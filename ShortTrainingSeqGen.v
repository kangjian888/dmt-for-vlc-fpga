==> flow/design.v <==
module ShortTrainingSeqGen(
	input SYS_CLK,
	input PHY_RST,
	input SHORT_ACK,  
	output reg [27:0] SHORT_TRAINING_SEQ,
	output reg [8:0] SHORT_TRAINING_SEQ_INDEX,
	output reg SHORT_TRAINING_SEQ_VALID
);
reg [3:0] frame_counter;
reg [4:0] symbol_counter;
reg [27:0] short_rom [31:0];
always @ (posedge SYS_CLK)
    begin
        if(PHY_RST)
        	begin
        		frame_counter <= 4'd0;
        		symbol_counter <= 5'd0;
        		SHORT_TRAINING_SEQ <= 28'd0;
        		SHORT_TRAINING_SEQ_VALID <= 1'b0;
        		SHORT_TRAINING_SEQ_INDEX <= 9'd0;
        		short_rom[0] <=  28'b0000_0000_1011_1100_0110_1001_0011;
        		short_rom[1] <=  28'b1111_1111_0000_0000_0010_1010_0001;
        		short_rom[2] <=  28'b0000_0010_0001_1110_0111_1101_0101;
        		short_rom[3] <=  28'b1111_1110_1111_1001_0111_1001_1001;
        		short_rom[4] <=  28'b1111_1111_1100_1000_1101_0000_1101;
        		short_rom[5] <=  28'b0000_0000_1011_1111_1011_1111_0101;
        		short_rom[6] <=  28'b1111_1101_1011_0111_0100_0110_0100;
        		short_rom[7] <=  28'b1111_1111_1111_1110_0110_1011_1100;
        		short_rom[8] <=  28'b0000_0001_0111_1000_1101_0010_0110;
        		short_rom[9] <=  28'b0000_0000_0000_0001_1001_0100_0100;
        		short_rom[10] <= 28'b1111_1101_1011_0111_0100_0110_0100;
        		short_rom[11] <= 28'b1111_1111_0100_0000_0100_0000_1011;
        		short_rom[12] <= 28'b1111_1111_1100_1000_1101_0000_1101;
        		short_rom[13] <= 28'b0000_0001_0000_0110_1000_0110_0111;
        		short_rom[14] <= 28'b0000_0010_0001_1110_0111_1101_0101;
        		short_rom[15] <= 28'b0000_0000_1111_1111_1101_0101_1111;
        		short_rom[16] <= 28'b0000_0000_1011_1100_0110_1001_0011;
        		short_rom[17] <= 28'b0000_0000_1100_0001_0101_0001_0010;
        		short_rom[18] <= 28'b1111_1111_1111_0110_0110_1010_1100;
        		short_rom[19] <= 28'b1111_1110_0000_1111_1011_1011_0000;
        		short_rom[20] <= 28'b1111_1110_1011_1110_0101_1100_1101;
        		short_rom[21] <= 28'b1111_1110_0101_1110_0101_1101_0101;
        		short_rom[22] <= 28'b0000_0000_0011_0011_1101_0001_1011;
        		short_rom[23] <= 28'b0000_0001_1101_0111_1111_0111_1001;
        		short_rom[24] <= 28'b0000_0000_0000_0000_0000_0000_0000;
        		short_rom[25] <= 28'b1111_1110_0010_1000_0000_1000_0111;
        		short_rom[26] <= 28'b0000_0000_0011_0011_1101_0001_1011;
        		short_rom[27] <= 28'b0000_0001_1010_0001_1010_0010_1011;
        		short_rom[28] <= 28'b1111_1110_1011_1110_0101_1100_1101;
        		short_rom[29] <= 28'b0000_0001_1111_0000_0100_0101_0000;
        		short_rom[30] <= 28'b1111_1111_1111_0110_0110_1010_1100;
        		short_rom[31] <= 28'b1111_1111_0011_1110_1010_1110_1110;
        	end
        else
        	begin
        		if (SHORT_ACK) 
        		    begin
        		        if (frame_counter <= 4'd9) 
        		            begin
        		                if (symbol_counter < 5'd31) 
        		                    begin
        		                        SHORT_TRAINING_SEQ <= short_rom[symbol_counter];
        		                        SHORT_TRAINING_SEQ_VALID <= 1'b1;
        		                        symbol_counter <= symbol_counter + 1'b1;
        		                        SHORT_TRAINING_SEQ_INDEX <= SHORT_TRAINING_SEQ_INDEX + 1'b1;
        		                        if (symbol_counter == 5'd0 && frame_counter == 4'd0) 
        		                            begin
        		                                SHORT_TRAINING_SEQ <= $signed(short_rom[symbol_counter]) >>> 1;
        		                            end
        		                    end
        		                else 
        		                    begin
        		                        SHORT_TRAINING_SEQ <= short_rom[symbol_counter];
        		                        SHORT_TRAINING_SEQ_INDEX <= SHORT_TRAINING_SEQ_INDEX + 1'b1;
        		                        SHORT_TRAINING_SEQ_VALID <= 1'b1;
        		                        symbol_counter <= 5'd0;
        		                        frame_counter <= frame_counter + 1'b1;
        		                    end
        		            end
        		        else 
        		            begin
        		                frame_counter <= 4'd0;
        		                SHORT_TRAINING_SEQ <= $signed(short_rom[symbol_counter]) >>> 1;
        		                SHORT_TRAINING_SEQ_INDEX <= SHORT_TRAINING_SEQ_INDEX + 1'b1;
        		            end
        		    end
        		else 
        		    begin
        		        SHORT_TRAINING_SEQ <= 28'd0;
        		        SHORT_TRAINING_SEQ_VALID <= 1'b0;
        		        SHORT_TRAINING_SEQ_INDEX <= 9'd0;
        		        frame_counter <= 4'd0;
        		        symbol_counter <= 5'd0;
        		    end
        	end
    end
endmodule
From RTL to reports: ShortTrainingSeqGen
What the tools print for ShortTrainingSeqGen, step after step.
Lines are those of the file above, counted from 1.
{ "design": {"top": "ShortTrainingSeqGen", "clk_port": "SYS_CLK", "lib": "sky130hd", "corner": "tt_025C_1v80"} }

Word level
Counts by Yosys on the flattened word-level netlist (proc, flatten, opt, wreduce). Print and check cells are left out. Cells with the same type and inputs are merged into one.
{ "bits": {"register_bits": 47} }
{ "classes": {"addsub": 3, "n_reduce_logical": 12, "n_mux": 5, "n_cmp": 2, "eq_ne": 31, "logic": 2} }
{ "op_table": {"columns": ["operator", "count"], "rows": [
  ["case mux 28 bit (select 25 bit)", 1],
  ["2-to-1 mux 27 bit", 3],
  ["== test 5 bit with constant B", 16],
  ["== test 5 x 4 -> 1 bit with constant B", 8],
  ["== test 5 x 3 -> 1 bit with constant B", 4],
  ["OR reduction 2 bit", 8],
  ["== test 5 x 2 -> 1 bit with constant B", 2],
  ["adder 9 x 1 -> 9 bit with constant B", 1],
  ["adder 5 x 1 -> 5 bit with constant B", 1],
  ["== test 5 x 1 -> 1 bit with constant B", 1],
  ["< comparator 5 bit with constant B", 1],
  ["zero test 5 bit", 1],
  ["2-to-1 mux 5 bit", 1],
  ["adder 4 x 1 -> 4 bit with constant B", 1],
  ["<= comparator 4 bit with constant B", 1],
  ["zero test 4 bit", 1],
  ["OR reduction 3 bit", 1],
  ["NOT 1 bit", 2],
  ["logical AND 1 bit", 1]
]} }

Depth
Depth = most cells in a row (Yosys ltp): at word level without a register or memory, in the mapped netlist without a sequential cell, where the memories' decode and read muxes count.
{ "logic_depth": {"word_depth": 6, "abc_area": 0, "mapped_depth": 10, "ltp_nobuf": 7} }

Synthesis result
Yosys stat after the flow's synthesis: flattened, memories mapped to cells. It holds for the ABC_AREA given above (unset counts as 0); a run with the other value may have another netlist.
The area totals of this step are shown rounded.
{ "synth_totals": {"cells": 352, "yosys_area_um2": 2800, "ff_cells": 42, "seq_area_um2": 840} }
{ "types": {"columns": ["type", "count"], "rows": [
  ["sky130_fd_sc_hd__dfxtp_1", 42],
  ["sky130_fd_sc_hd__nor2_1", 43],
  ["sky130_fd_sc_hd__ha_1", 11],
  ["sky130_fd_sc_hd__a21oi_1", 20],
  ["sky130_fd_sc_hd__o21ai_0", 18],
  ["sky130_fd_sc_hd__nor3_1", 17],
  ["sky130_fd_sc_hd__a211oi_1", 11],
  ["sky130_fd_sc_hd__buf_4", 11],
  ["sky130_fd_sc_hd__nor2b_1", 13],
  ["sky130_fd_sc_hd__buf_6", 7],
  ["sky130_fd_sc_hd__nand2_1", 18],
  ["sky130_fd_sc_hd__a311oi_1", 7],
  ["sky130_fd_sc_hd__xor2_1", 6],
  ["sky130_fd_sc_hd__nand3_1", 8],
  ["sky130_fd_sc_hd__a22oi_1", 5],
  ["sky130_fd_sc_hd__inv_1", 10],
  ["sky130_fd_sc_hd__o211ai_1", 5],
  ["sky130_fd_sc_hd__xnor2_1", 4]
]} }
Not listed: further types 50, cells in them 96.

Worst setup path after synthesis
OpenSTA on the mapped netlist: ideal clock, no wires. The path of least setup slack (recovery checks aside). Input and output delay are each 20% of the period. Register names are those of the netlist, which keeps one name where synthesis merged equal registers.
{ "synth_path": {"path_type": "reg2reg", "startpoint": "register symbol_counter[0]", "endpoint": "register SHORT_TRAINING_SEQ[6]", "path_delay_ps": 2149, "period_ps": 2200, "setup_ps": 91, "path_slack_ps": 51, "t_arrival_ps": 2058, "required_time_ps": 2109, "path_stages": 11, "n_path_buf": 3, "period_less_setup_slack_ps": 2149} }
"path_delay_ps" is the arrival time less input delay plus setup time.
"path_stages" counts driving pins, that of a launching flip-flop among them; a cell with two outputs on the path counts twice.
"period_less_setup_slack_ps" = period - worst setup slack (recovery checks aside). The figure is calculated, with input and output delays left at 20% of the set period.
Between the ends stands the longest chain of elaborated cells between them, by number of cells; it is not shown to be the way that was timed. Of several equally long chains one is given.
Each line given opens the expression or statement behind the cell; cells for indexed reads and writes are added by Yosys, which also makes memories of some case tables.
At most two assigning lines are given for a register; there are more.
{ "synth_between": {"cell_sequence": "sky130_fd_sc_hd__dfxtp_1 sky130_fd_sc_hd__ha_1 sky130_fd_sc_hd__buf_6 sky130_fd_sc_hd__buf_2 sky130_fd_sc_hd__and3_1 sky130_fd_sc_hd__ha_1 sky130_fd_sc_hd__nor2_1 sky130_fd_sc_hd__a32o_1 sky130_fd_sc_hd__nand4b_1 sky130_fd_sc_hd__buf_6 sky130_fd_sc_hd__a311oi_1", "elab_chain_len": 6, "cells_between": 45, "classes_between": "compare (1); eq/ne (31); mux (4); reduce/logical (9)"} }
{ "synth_rtl": {"columns": ["element", "line", "source"], "rows": [
  ["start: declaration", 10, "reg [4:0] symbol_counter;"],
  ["start: assignment", 17, "symbol_counter <= 5'd0;"],
  ["start: assignment", 64, "symbol_counter <= symbol_counter + 1'b1;"],
  ["== test 5 bit", 68, "SHORT_TRAINING_SEQ <= $signed(short_rom[symbol_counter]) >>> 1;"],
  ["OR reduction 2 bit", null, null],
  ["case mux 28 bit (select 25 bit)", 68, null],
  ["2-to-1 mux 27 bit", 66, "if (symbol_counter == 5'd0 && frame_counter == 4'd0)"],
  ["2-to-1 mux 27 bit", 60, "if (symbol_counter < 5'd31)"],
  ["2-to-1 mux 27 bit", 58, "if (frame_counter <= 4'd9)"],
  ["end: assignment", 62, "SHORT_TRAINING_SEQ <= short_rom[symbol_counter];"],
  ["end: assignment", 68, null],
  ["end: declaration", 5, "output reg [27:0] SHORT_TRAINING_SEQ,"]
]} }

Timing after layout
From the final timing report of record 1: the path of least setup slack in the routed layout; clock arrival at registers is part of the times.
The report prints the path's times to 10 ps; the period is as set.
{ "layout_path": {"path_type": "reg2reg", "startpoint": "register symbol_counter[4]", "endpoint": "register SHORT_TRAINING_SEQ[13]", "t_arrival_ps": 2220, "setup_ps": 80, "path_slack_ps": 60, "path_stages": 9, "period_ps": 2080, "required_time_ps": 2280, "n_path_buf": 3} }
Between the ends stands the longest chain of elaborated cells between them, by number of cells; it is not shown to be the way that was timed. Of several equally long chains one is given.
At most two assigning lines are given for a register; there are more.
{ "layout_between": {"cell_sequence": "sky130_fd_sc_hd__dfxtp_1 sky130_fd_sc_hd__buf_4 sky130_fd_sc_hd__buf_4 sky130_fd_sc_hd__nor2b_1 sky130_fd_sc_hd__a21oi_1 sky130_fd_sc_hd__nand2_1 sky130_fd_sc_hd__nor4_1 sky130_fd_sc_hd__buf_4 sky130_fd_sc_hd__a311oi_1", "elab_chain_len": 6, "cells_between": 45, "classes_between": "compare (1); eq/ne (31); mux (4); reduce/logical (9)"} }
{ "layout_rtl": {"columns": ["element", "line", "source"], "rows": [
  ["start: declaration", 10, "reg [4:0] symbol_counter;"],
  ["start: assignment", 17, "symbol_counter <= 5'd0;"],
  ["start: assignment", 64, "symbol_counter <= symbol_counter + 1'b1;"],
  ["== test 5 bit", 68, "SHORT_TRAINING_SEQ <= $signed(short_rom[symbol_counter]) >>> 1;"],
  ["OR reduction 2 bit", null, null],
  ["case mux 28 bit (select 25 bit)", 68, null],
  ["2-to-1 mux 27 bit", 66, "if (symbol_counter == 5'd0 && frame_counter == 4'd0)"],
  ["2-to-1 mux 27 bit", 60, "if (symbol_counter < 5'd31)"],
  ["2-to-1 mux 27 bit", 58, "if (frame_counter <= 4'd9)"],
  ["end: assignment", 62, "SHORT_TRAINING_SEQ <= short_rom[symbol_counter];"],
  ["end: assignment", 68, null],
  ["end: declaration", 5, "output reg [27:0] SHORT_TRAINING_SEQ,"]
]} }

Hand-over note for ShortTrainingSeqGen

Below are 2 stored runs of the flow (Yosys, OpenROAD; platform sky130hd) on ShortTrainingSeqGen, each with its settings and what was measured, unordered. Constraints: input delay and output delay 20% of the set period each, output load 0.01 pF.
"period_reached_ps" is the run's clock period less its worst setup slack. It is reckoned from that one timing run; input and output delays stay at 20% of the period that was set.
"worstPathTime_ps" = time allowed to the worst setup path (clock period - input delay - output delay, where it has them) - its slack; a late launch clock adds to it, a late capture clock takes from it.
By "total_power_mw" is meant OpenSTA's value without simulated activity: inputs other than the clock are taken to toggle once in ten clock periods, and the tool carries that through the logic.
"worstPathTime_ps" is known to 10 ps.
Results are given in rounded form.

Record 1
==> flow/run.sh <==
#!/bin/bash
# the make line also repeats the synthesis and layout settings of config.mk as NAME=value (left out here)
make -C /OpenROAD-flow-scripts/flow DESIGN_CONFIG=/design/flow/config.mk WORK_HOME=/design/flow/orfs CLKGATE_MAP_FILE= finish
==> flow/config.mk <==
export PLATFORM = sky130hd
export DESIGN_NAME = ShortTrainingSeqGen
export DESIGN_NICKNAME = ShortTrainingSeqGen
export VERILOG_FILES = /design/flow/design.v
export SDC_FILE = /design/flow/constraint.sdc
export NUM_CORES = 4
export LEC_CHECK = 0
export CAP_MARGIN = 20
export CORE_MARGIN = 2
export CORE_UTILIZATION = 40
export SLEW_MARGIN = 20
==> flow/constraint.sdc <==
create_clock -name core_clock -period 2.08 [get_ports {SYS_CLK}]
set_input_delay 0.4160 -clock core_clock [delete_from_list [all_inputs] [get_ports {SYS_CLK}]]
set_output_delay 0.4160 -clock core_clock [all_outputs]
set_load 0.01 [all_outputs]

==> results of record 1, as JSON <==
{
  "fin_hold_ws_ps": 470,
  "period_reached_ps": 2015,
  "layout_utilization_frac": 0.58,
  "total_power_mw": 1.8,
  "worstPathTime_ps": 2020,
  "worst_path_kind": "reg2reg",
  "worst_setup_slack_ps": 65,
  "yosys_chip_area_um2": 2800,
  "stdcell_area_um2": 4000,
  "setupTns_ps": 0,
  "design_die_area_um2": 7700
}

Record 2
==> flow/run.sh <==
#!/bin/bash
# the make line also repeats the synthesis and layout settings of config.mk as NAME=value (left out here)
make -C /OpenROAD-flow-scripts/flow DESIGN_CONFIG=/design/flow/config.mk WORK_HOME=/design/flow/orfs CLKGATE_MAP_FILE= finish
==> flow/config.mk <==
export PLATFORM = sky130hd
export DESIGN_NAME = ShortTrainingSeqGen
export DESIGN_NICKNAME = ShortTrainingSeqGen
export VERILOG_FILES = /design/flow/design.v
export SDC_FILE = /design/flow/constraint.sdc
export NUM_CORES = 4
export LEC_CHECK = 0
export ABC_AREA = 1
export CAP_MARGIN = 20
export CELL_PAD_IN_SITES_GLOBAL_PLACEMENT = 1
export CORE_ASPECT_RATIO = 1.13
export CORE_MARGIN = 2
export CORE_UTILIZATION = 69
export CTS_CLUSTER_DIAMETER = 274
export CTS_CLUSTER_SIZE = 90
export GPL_ROUTABILITY_DRIVEN = 1
export MIN_ROUTING_LAYER = met2
export PLACE_DENSITY_LB_ADDON = 0.03
export SETUP_SLACK_MARGIN = 0.38
export SLEW_MARGIN = 20
==> flow/constraint.sdc <==
create_clock -name core_clock -period 3.46 [get_ports {SYS_CLK}]
set_input_delay 0.6920 -clock core_clock [delete_from_list [all_inputs] [get_ports {SYS_CLK}]]
set_output_delay 0.6920 -clock core_clock [all_outputs]
set_load 0.01 [all_outputs]

==> results of record 2, as JSON <==
{
  "outcome": "did not finish, placement stopped with FLW-0024"
}

End of note.
