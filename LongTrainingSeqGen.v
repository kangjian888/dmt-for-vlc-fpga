==> flow/design.v <==
module LongTrainingSeqGen(
	input SYS_CLK,
	input PHY_RST,
	input LONG_ACK,  
	output reg [27:0] LONG_TRAINING_SEQ,
	output reg [8:0] LONG_TRAINING_SEQ_INDEX,
	output reg LONG_TRAINING_SEQ_VALID
);
reg [1:0] frame_counter;
reg [7:0] symbol_counter;
reg [27:0] long_rom [127:0];
always @ (posedge SYS_CLK)
    begin
        if(PHY_RST)
        	begin
        		frame_counter <= 4'd0;
        		symbol_counter <= 5'd0;
        		LONG_TRAINING_SEQ <= 28'd0;
        		LONG_TRAINING_SEQ_VALID <= 1'b0;
        		LONG_TRAINING_SEQ_INDEX <= 9'd0;
        		long_rom[0] <=   28'b0000_0010_0100_0000_0000_0000_0000;
        		long_rom[1] <=   28'b0000_0010_0000_0011_1111_1011_1110;
        		long_rom[2] <=   28'b1111_1111_0110_1000_1110_1000_0110;
        		long_rom[3] <=   28'b0000_0000_1100_0111_1011_0010_1110;
        		long_rom[4] <=   28'b0000_0010_0100_1111_0110_1101_0010;
        		long_rom[5] <=   28'b1111_1110_1010_1011_1100_1100_0111;
        		long_rom[6] <=   28'b0000_0000_0100_0100_1001_1101_1101;
        		long_rom[7] <=   28'b0000_0001_1100_1000_1100_1001_0111;
        		long_rom[8] <=   28'b1111_1111_0001_0101_1000_0110_1110;
        		long_rom[9] <=   28'b0000_0000_0100_1101_0001_0011_1101;
        		long_rom[10] <=  28'b1111_1101_1100_1110_1000_0101_1000;
        		long_rom[11] <=  28'b1111_1111_0100_1011_0111_0101_0110;
        		long_rom[12] <=  28'b0000_0001_0111_1110_0011_1111_1111;
        		long_rom[13] <=  28'b0000_0001_1101_0100_1111_0101_1011;
        		long_rom[14] <=  28'b0000_0000_1010_1011_0111_0010_1110;
        		long_rom[15] <=  28'b0000_0000_1010_1111_0101_0000_1100;
        		long_rom[16] <=  28'b0000_0001_0100_0000_0000_0000_0000;
        		long_rom[17] <=  28'b1111_1110_1101_0111_0101_1000_1110;
        		long_rom[18] <=  28'b0000_0000_1110_0010_1011_0101_1000;
        		long_rom[19] <=  28'b1111_1110_1000_0000_1010_1010_0100;
        		long_rom[20] <=  28'b1111_1110_1000_1110_0001_1000_1000;
        		long_rom[21] <=  28'b1111_1110_0001_0101_0110_0010_1011;
        		long_rom[22] <=  28'b0000_0010_1100_0010_1100_1010_0100;
        		long_rom[23] <=  28'b1111_1111_0001_1110_0101_0100_1111;
        		long_rom[24] <=  28'b0000_0001_0100_0011_0111_1111_1110;
        		long_rom[25] <=  28'b1111_1111_0001_1101_1011_1010_0110;
        		long_rom[26] <=  28'b1111_1111_1100_1111_0001_1111_0011;
        		long_rom[27] <=  28'b0000_0010_0101_1100_0011_0011_0011;
        		long_rom[28] <=  28'b0000_0000_0100_0000_0101_0111_1000;
        		long_rom[29] <=  28'b1111_1101_1011_0010_0111_1001_0110;
        		long_rom[30] <=  28'b0000_0000_1000_1000_1111_1010_1101;
        		long_rom[31] <=  28'b1111_1111_1001_0001_1111_1000_0110;
        		long_rom[32] <=  28'b1111_1110_0100_0000_0000_0000_0000;
        		long_rom[33] <=  28'b1111_1110_0111_1110_1111_1111_1100;
        		long_rom[34] <=  28'b1111_1110_1001_1101_1101_1001_0100;
        		long_rom[35] <=  28'b0000_0001_0110_0001_0000_0101_1010;
        		long_rom[36] <=  28'b1111_1111_0110_0110_1010_0001_1100;
        		long_rom[37] <=  28'b0000_0000_0011_1110_1111_1000_0010;
        		long_rom[38] <=  28'b1111_1110_1001_0100_1110_1000_1110;
        		long_rom[39] <=  28'b1111_1101_1101_0111_0111_0011_0110;
        		long_rom[40] <=  28'b1111_1110_1010_0110_1000_1010_0001;
        		long_rom[41] <=  28'b0000_0000_1001_1011_1011_0000_0100;
        		long_rom[42] <=  28'b0000_0001_0101_0000_1101_0000_1101;
        		long_rom[43] <=  28'b1111_1111_1010_1011_1011_0010_1000;
        		long_rom[44] <=  28'b0000_0010_0010_1101_1111_1000_0110;
        		long_rom[45] <=  28'b1111_1111_1101_1001_0110_1100_0010;
        		long_rom[46] <=  28'b1111_1111_0000_1100_1100_0011_0001;
        		long_rom[47] <=  28'b0000_0010_0101_0101_0110_0101_0011;
        		long_rom[48] <=  28'b0000_0001_0100_0000_0000_0000_0000;
        		long_rom[49] <=  28'b0000_0001_0100_0010_1100_1011_0111;
        		long_rom[50] <=  28'b1111_1110_0001_0000_0010_0010_0100;
        		long_rom[51] <=  28'b0000_0001_0100_1101_0111_0011_1101;
        		long_rom[52] <=  28'b0000_0000_1100_0101_1010_1111_0010;
        		long_rom[53] <=  28'b1111_1110_1000_1111_1010_0110_1000;
        		long_rom[54] <=  28'b0000_0001_0010_0100_1101_1111_0011;
        		long_rom[55] <=  28'b1111_1110_1111_1001_1001_0110_0010;
        		long_rom[56] <=  28'b1111_1110_0000_0000_0110_1111_0100;
        		long_rom[57] <=  28'b1111_1110_1000_1111_0100_1100_0100;
        		long_rom[58] <=  28'b1111_1111_0010_0100_0110_1110_0011;
        		long_rom[59] <=  28'b0000_0001_1001_0100_1111_1001_0000;
        		long_rom[60] <=  28'b0000_0001_0000_1001_1001_1001_1010;
        		long_rom[61] <=  28'b0000_0000_0011_0000_0010_1100_0110;
        		long_rom[62] <=  28'b1111_1101_1111_0001_0010_0010_0000;
        		long_rom[63] <=  28'b0000_0000_0111_1110_0011_1111_0101;
        		long_rom[64] <=  28'b1111_1110_0100_0000_0000_0000_0000;
        		long_rom[65] <=  28'b0000_0000_0111_1110_0011_1111_0101;
        		long_rom[66] <=  28'b1111_1101_1111_0001_0010_0010_0000;
        		long_rom[67] <=  28'b0000_0000_0011_0000_0010_1100_0110;
        		long_rom[68] <=  28'b0000_0001_0000_1001_1001_1001_1010;
        		long_rom[69] <=  28'b0000_0001_1001_0100_1111_1001_0000;
        		long_rom[70] <=  28'b1111_1111_0010_0100_0110_1110_0011;
        		long_rom[71] <=  28'b1111_1110_1000_1111_0100_1100_0100;
        		long_rom[72] <=  28'b1111_1110_0000_0000_0110_1111_0100;
        		long_rom[73] <=  28'b1111_1110_1111_1001_1001_0110_0010;
        		long_rom[74] <=  28'b0000_0001_0010_0100_1101_1111_0011;
        		long_rom[75] <=  28'b1111_1110_1000_1111_1010_0110_1000;
        		long_rom[76] <=  28'b0000_0000_1100_0101_1010_1111_0010;
        		long_rom[77] <=  28'b0000_0001_0100_1101_0111_0011_1101;
        		long_rom[78] <=  28'b1111_1110_0001_0000_0010_0010_0100;
        		long_rom[79] <=  28'b0000_0001_0100_0010_1100_1011_0111;
        		long_rom[80] <=  28'b0000_0001_0100_0000_0000_0000_0000;
        		long_rom[81] <=  28'b0000_0010_0101_0101_0110_0101_0011;
        		long_rom[82] <=  28'b1111_1111_0000_1100_1100_0011_0001;
        		long_rom[83] <=  28'b1111_1111_1101_1001_0110_1100_0010;
        		long_rom[84] <=  28'b0000_0010_0010_1101_1111_1000_0110;
        		long_rom[85] <=  28'b1111_1111_1010_1011_1011_0010_1000;
        		long_rom[86] <=  28'b0000_0001_0101_0000_1101_0000_1101;
        		long_rom[87] <=  28'b0000_0000_1001_1011_1011_0000_0100;
        		long_rom[88] <=  28'b1111_1110_1010_0110_1000_1010_0001;
        		long_rom[89] <=  28'b1111_1101_1101_0111_0111_0011_0110;
        		long_rom[90] <=  28'b1111_1110_1001_0100_1110_1000_1110;
        		long_rom[91] <=  28'b0000_0000_0011_1110_1111_1000_0010;
        		long_rom[92] <=  28'b1111_1111_0110_0110_1010_0001_1100;
        		long_rom[93] <=  28'b0000_0001_0110_0001_0000_0101_1010;
        		long_rom[94] <=  28'b1111_1110_1001_1101_1101_1001_0100;
        		long_rom[95] <=  28'b1111_1110_0111_1110_1111_1111_1100;
        		long_rom[96] <=  28'b1111_1110_0100_0000_0000_0000_0000;
        		long_rom[97] <=  28'b1111_1111_1001_0001_1111_1000_0110;
        		long_rom[98] <=  28'b0000_0000_1000_1000_1111_1010_1101;
        		long_rom[99] <=  28'b1111_1101_1011_0010_0111_1001_0110;
        		long_rom[100] <= 28'b0000_0000_0100_0000_0101_0111_1000;
        		long_rom[101] <= 28'b0000_0010_0101_1100_0011_0011_0011;
        		long_rom[102] <= 28'b1111_1111_1100_1111_0001_1111_0011;
        		long_rom[103] <= 28'b1111_1111_0001_1101_1011_1010_0110;
        		long_rom[104] <= 28'b0000_0001_0100_0011_0111_1111_1110;
        		long_rom[105] <= 28'b1111_1111_0001_1110_0101_0100_1111;
        		long_rom[106] <= 28'b0000_0010_1100_0010_1100_1010_0100;
        		long_rom[107] <= 28'b1111_1110_0001_0101_0110_0010_1011;
        		long_rom[108] <= 28'b1111_1110_1000_1110_0001_1000_1000;
        		long_rom[109] <= 28'b1111_1110_1000_0000_1010_1010_0100;
        		long_rom[110] <= 28'b0000_0000_1110_0010_1011_0101_1000;
        		long_rom[111] <= 28'b1111_1110_1101_0111_0101_1000_1110;
        		long_rom[112] <= 28'b0000_0001_0100_0000_0000_0000_0000;
        		long_rom[113] <= 28'b0000_0000_1010_1111_0101_0000_1100;
        		long_rom[114] <= 28'b0000_0000_1010_1011_0111_0010_1110;
        		long_rom[115] <= 28'b0000_0001_1101_0100_1111_0101_1011;
        		long_rom[116] <= 28'b0000_0001_0111_1110_0011_1111_1111;
        		long_rom[117] <= 28'b1111_1111_0100_1011_0111_0101_0110;
        		long_rom[118] <= 28'b1111_1101_1100_1110_1000_0101_1000;
        		long_rom[119] <= 28'b0000_0000_0100_1101_0001_0011_1101;
        		long_rom[120] <= 28'b1111_1111_0001_0101_1000_0110_1110;
        		long_rom[121] <= 28'b0000_0001_1100_1000_1100_1001_0111;
        		long_rom[122] <= 28'b0000_0000_0100_0100_1001_1101_1101;
        		long_rom[123] <= 28'b1111_1110_1010_1011_1100_1100_0111;
        		long_rom[124] <= 28'b0000_0010_0100_1111_0110_1101_0010;
        		long_rom[125] <= 28'b0000_0000_1100_0111_1011_0010_1110;
        		long_rom[126] <= 28'b1111_1111_0110_1000_1110_1000_0110;
        		long_rom[127] <= 28'b0000_0010_0000_0011_1111_1011_1110;
        	end
        else
        	begin
        		if (LONG_ACK) 
        		    begin
        		    	if (frame_counter == 2'd0) 
        		    	    begin
        		    	    	if (symbol_counter == 8'd0) 
        		    	    	    begin
        		                        LONG_TRAINING_SEQ <= $signed(long_rom[symbol_counter+8'd96]) >>> 1;
        		                        LONG_TRAINING_SEQ_VALID <= 1'b1;
        		                        symbol_counter <= symbol_counter + 1'b1;
        		                        LONG_TRAINING_SEQ_INDEX <= LONG_TRAINING_SEQ_INDEX + 1'b1;          		    	    	        
        		    	    	    end
        		    	        else if (symbol_counter < 8'd31) 
        		    	            begin
        		                        LONG_TRAINING_SEQ <= long_rom[symbol_counter+8'd96];
        		                        LONG_TRAINING_SEQ_VALID <= 1'b1;
        		                        symbol_counter <= symbol_counter + 1'b1;
        		                        LONG_TRAINING_SEQ_INDEX <= LONG_TRAINING_SEQ_INDEX + 1'b1;        		    	                
        		    	            end
        		    	        else 
        		    	            begin
        		                        LONG_TRAINING_SEQ <= long_rom[symbol_counter+8'd96];
        		                        LONG_TRAINING_SEQ_VALID <= 1'b1;
        		                        symbol_counter <= 8'd0;
        		                        frame_counter <= frame_counter + 1'b1;
        		                        LONG_TRAINING_SEQ_INDEX <= LONG_TRAINING_SEQ_INDEX + 1'b1;        		    	                
        		    	            end
        		    	    end
        		        else if (frame_counter <= 2'd2) 
        		            begin
        		                if (symbol_counter < 8'd127) 
        		                    begin
        		                        LONG_TRAINING_SEQ <= long_rom[symbol_counter];
        		                        LONG_TRAINING_SEQ_VALID <= 1'b1;
        		                        symbol_counter <= symbol_counter + 1'b1;
        		                        LONG_TRAINING_SEQ_INDEX <= LONG_TRAINING_SEQ_INDEX + 1'b1;
        		                    end
        		                else 
        		                    begin
        		                        LONG_TRAINING_SEQ <= long_rom[symbol_counter];
        		                        LONG_TRAINING_SEQ_INDEX <= LONG_TRAINING_SEQ_INDEX + 1'b1;
        		                        LONG_TRAINING_SEQ_VALID <= 1'b1;
        		                        symbol_counter <= 8'd0;
        		                        frame_counter <= frame_counter + 1'b1;
        		                    end
        		            end
        		        else 
        		            begin
        		                frame_counter <= 4'd0;
        		                LONG_TRAINING_SEQ <= $signed(long_rom[symbol_counter]) >>> 1;
        		                LONG_TRAINING_SEQ_INDEX <= LONG_TRAINING_SEQ_INDEX + 1'b1;
        		            end
        		    end
        		else 
        		    begin
        		        LONG_TRAINING_SEQ <= 28'd0;
        		        LONG_TRAINING_SEQ_VALID <= 1'b0;
        		        LONG_TRAINING_SEQ_INDEX <= 9'd0;
        		        frame_counter <= 4'd0;
        		        symbol_counter <= 8'd0;
        		    end
        	end
    end
endmodule
* Tool chain data of LongTrainingSeqGen
The steps from the RTL of LongTrainingSeqGen to its reports follow in flow order. Lines are those of the file above, counted from 1. Operators: Yosys type, input widths -> output width; for muxes data width and select width s. The mark - stands for no value.
Set-up: top module LongTrainingSeqGen, clock input SYS_CLK, standard-cell library sky130hd, library corner tt_025C_1v80

* Elaborated design
Counts by Yosys on the flattened word-level netlist (proc, flatten, opt, wreduce). Print and check cells are left out. Cells with the same type and inputs are merged into one.
Storage and ports: memory bits (writable) 0, cells after elaboration 418, bits in latches 0, register bits after elaboration 48, clocked read ports x word width 0, memory bits (read-only) 0, memory cells 0, output and inout port bits 38, input bits 3
Cells by class: magnitude comparators 3, equality and inequality tests 257, bitwise operators 1, divide/modulo/power cells 0, mux-type cells 17, multipliers 0, shift-type cells 0, reductions and logical operators 131, add/sub/neg operators 4
Operators by type and width (number):
- $pmux 28 s63 | 2
- $eq 7x7->1 const B | 128
- $eq 7x6->1 const B | 64
- $reduce_or 2->1 | 121
- $eq 7x5->1 const B | 32
- $eq 7x4->1 const B | 16
- $eq 7x3->1 const B | 8
- $mux 27 | 2
- $mux 8 | 5
- $eq 7x2->1 const B | 4
- $mux 28 | 1
- $eq 7x1->1 const B | 2
- $logic_not 7->1 | 2
- $mux 2 | 5
- $add 9x1->9 const B | 1
- $reduce_or 4->1 | 2
- $add 8x1->8 const B | 1
- $lt 8x5->1 const B | 1
- $lt 8x7->1 const B | 1
- $logic_not 8->1 | 1
- $add 7x7->7 const B | 1
- $reduce_or 3->1 | 2
- $ne 2x2->1 const B | 2
- $ne 3x3->1 const B | 1
- $reduce_and 3->1 | 1
- $add 2x1->2 const B | 1
- $le 2x2->1 const B | 1
- $logic_not 2->1 | 1
Not listed: further kinds 3, cells in them 4.

* Logic depth
Yosys ltp: most cells in a row. Word level: on the elaborated netlist, between registers, memories and ports. Mapped: between sequential cells and ports; inverters and the memories' decode and read muxes count.
Depth: word-level depth 6, ABC_AREA 0, depth in mapped cells 12

* Synthesis result
The flow's flattened synthesis, as Yosys stat reports it; memories are mapped. The netlist is that of the ABC_AREA named above (0 if unset); the other value can give another one.
Cell types:
- sky130_fd_sc_hd__dfxtp_1 | number 43, area in all 860.826 um2
- sky130_fd_sc_hd__o22ai_1 | number 105, area in all 656.88 um2
- sky130_fd_sc_hd__nor2_1 | number 107, area in all 401.635 um2
- sky130_fd_sc_hd__a21oi_1 | number 71, area in all 355.341 um2
- sky130_fd_sc_hd__nand4_1 | number 54, area in all 337.824 um2
- sky130_fd_sc_hd__nor3_1 | number 60, area in all 300.288 um2
- sky130_fd_sc_hd__nor4_1 | number 37, area in all 231.472 um2
- sky130_fd_sc_hd__clkbuf_1 | number 53, area in all 198.941 um2
- sky130_fd_sc_hd__nand2_1 | number 53, area in all 198.941 um2
- sky130_fd_sc_hd__buf_2 | number 39, area in all 195.187 um2
- sky130_fd_sc_hd__nand3_1 | number 39, area in all 195.187 um2
- sky130_fd_sc_hd__a211oi_1 | number 24, area in all 180.173 um2
- sky130_fd_sc_hd__nand3b_1 | number 23, area in all 172.666 um2
- sky130_fd_sc_hd__o21ai_0 | number 33, area in all 165.158 um2
- sky130_fd_sc_hd__mux2i_1 | number 13, area in all 130.125 um2
- sky130_fd_sc_hd__ha_1 | number 10, area in all 125.12 um2
- sky130_fd_sc_hd__or3_1 | number 20, area in all 125.12 um2
- sky130_fd_sc_hd__a22oi_1 | number 15, area in all 112.608 um2
Other cell types: 65; their cells: 294.
Mapped netlist: chip area (Yosys) 7354.6 um2, sequential area 860.8 um2, buffers 113, flip-flop cells 43, cell count 1093

* Timing after synthesis
OpenSTA on the mapped netlist: ideal clock, no wires. The path of least setup slack (recovery checks aside). Input and output delay are each 20% of the period. Register names are those of the netlist, which keeps one name where synthesis merged equal registers.
Timing path post-synthesis: kind flip-flop to flip-flop, start reg symbol_counter[1], end reg LONG_TRAINING_SEQ[18], clock period 3570 ps, arrival time 2828 ps, launch time at the first pin 0 ps, stages 12, path delay 2953 ps, setup slack 617 ps, setup time 125 ps, synthesis period reached 2953 ps
"path delay" = arrival - input delay + setup time. "stages": output pins that drive a net of the path, with the launching flip-flop's if there is one; two outputs of one cell count as two. "synthesis period reached" = period - worst setup slack (recovery checks aside). The figure is calculated, with input and output delays left at 20% of the set period. Between the ends stands the longest chain of elaborated cells between them, by number of cells; it is not shown to be the way that was timed. Of several equally long chains one is given. A line is the first line of the expression or statement that the cell stems from. Yosys adds cells for indexed reads and writes and turns some case tables into memories. A register here has more assigning lines than the two given.
Between the ends, post-synthesis: path through sky130_fd_sc_hd__dfxtp_1 -> sky130_fd_sc_hd__inv_1 -> sky130_fd_sc_hd__ha_1 -> sky130_fd_sc_hd__clkbuf_1 -> sky130_fd_sc_hd__or3b_1 -> sky130_fd_sc_hd__buf_2 -> sky130_fd_sc_hd__o22ai_1 -> sky130_fd_sc_hd__or4_1 -> sky130_fd_sc_hd__or4_1 -> sky130_fd_sc_hd__or4_1 -> sky130_fd_sc_hd__a211oi_2 -> sky130_fd_sc_hd__o22ai_1, cells in the longest elaborated chain 6
RTL lines, path post-synthesis:
- from (decl) | RTL line 10 | reg [7:0] symbol_counter;
- from (assign) | RTL line 160 | symbol_counter <= symbol_counter + 1'b1;
- from (assign) | RTL line 167 | symbol_counter <= symbol_counter + 1'b1;
- $add 7x7->7 | RTL line 158 | LONG_TRAINING_SEQ <= $signed(long_rom[symbol_counter+8'd96]) >>> 1;
- $eq 7x7->1 | RTL line 158
- $reduce_or 2->1
- $pmux 28 s63 | RTL line 158
- $mux 27 | RTL line 156 | if (symbol_counter == 8'd0)
- $mux 28 | RTL line 154 | if (frame_counter == 2'd0)
- to (assign) | RTL line 158
- to (assign) | RTL line 165 | LONG_TRAINING_SEQ <= long_rom[symbol_counter+8'd96];
- to (decl) | RTL line 5 | output reg [27:0] LONG_TRAINING_SEQ,

Design LongTrainingSeqGen on sky130hd. What follows are 2 stored runs of the flow, each under its own settings; their order means nothing. The constraints put input and output delay at 20% of the set period each and load the outputs with 0.01 pF.

* Run 1 | settings: period_ns 3.79; CORE_UTILIZATION 57; PLACE_DENSITY_LB_ADDON 0.19; CORE_MARGIN 2; CELL_PAD_IN_SITES_GLOBAL_PLACEMENT 2; TNS_END_PERCENT 85; GPL_TIMING_DRIVEN 0; CTS_CLUSTER_DIAMETER 292; SLEW_MARGIN 10; MIN_ROUTING_LAYER met1; CAP_MARGIN 20 | incomplete, placement halted on FLW-0024
* Run 2 | settings: period_ns 4.15; CORE_UTILIZATION 63; SETUP_SLACK_MARGIN 1.09; PLACE_DENSITY 0.94; CORE_ASPECT_RATIO 0.64; CELL_PAD_IN_SITES_DETAIL_PLACEMENT 2; GPL_ROUTABILITY_DRIVEN 0; CTS_CLUSTER_SIZE 40; CTS_CLUSTER_DIAMETER 55; CAP_MARGIN 15; CORE_MARGIN 2; SLEW_MARGIN 20 | incomplete, placement halted on DPL-0033
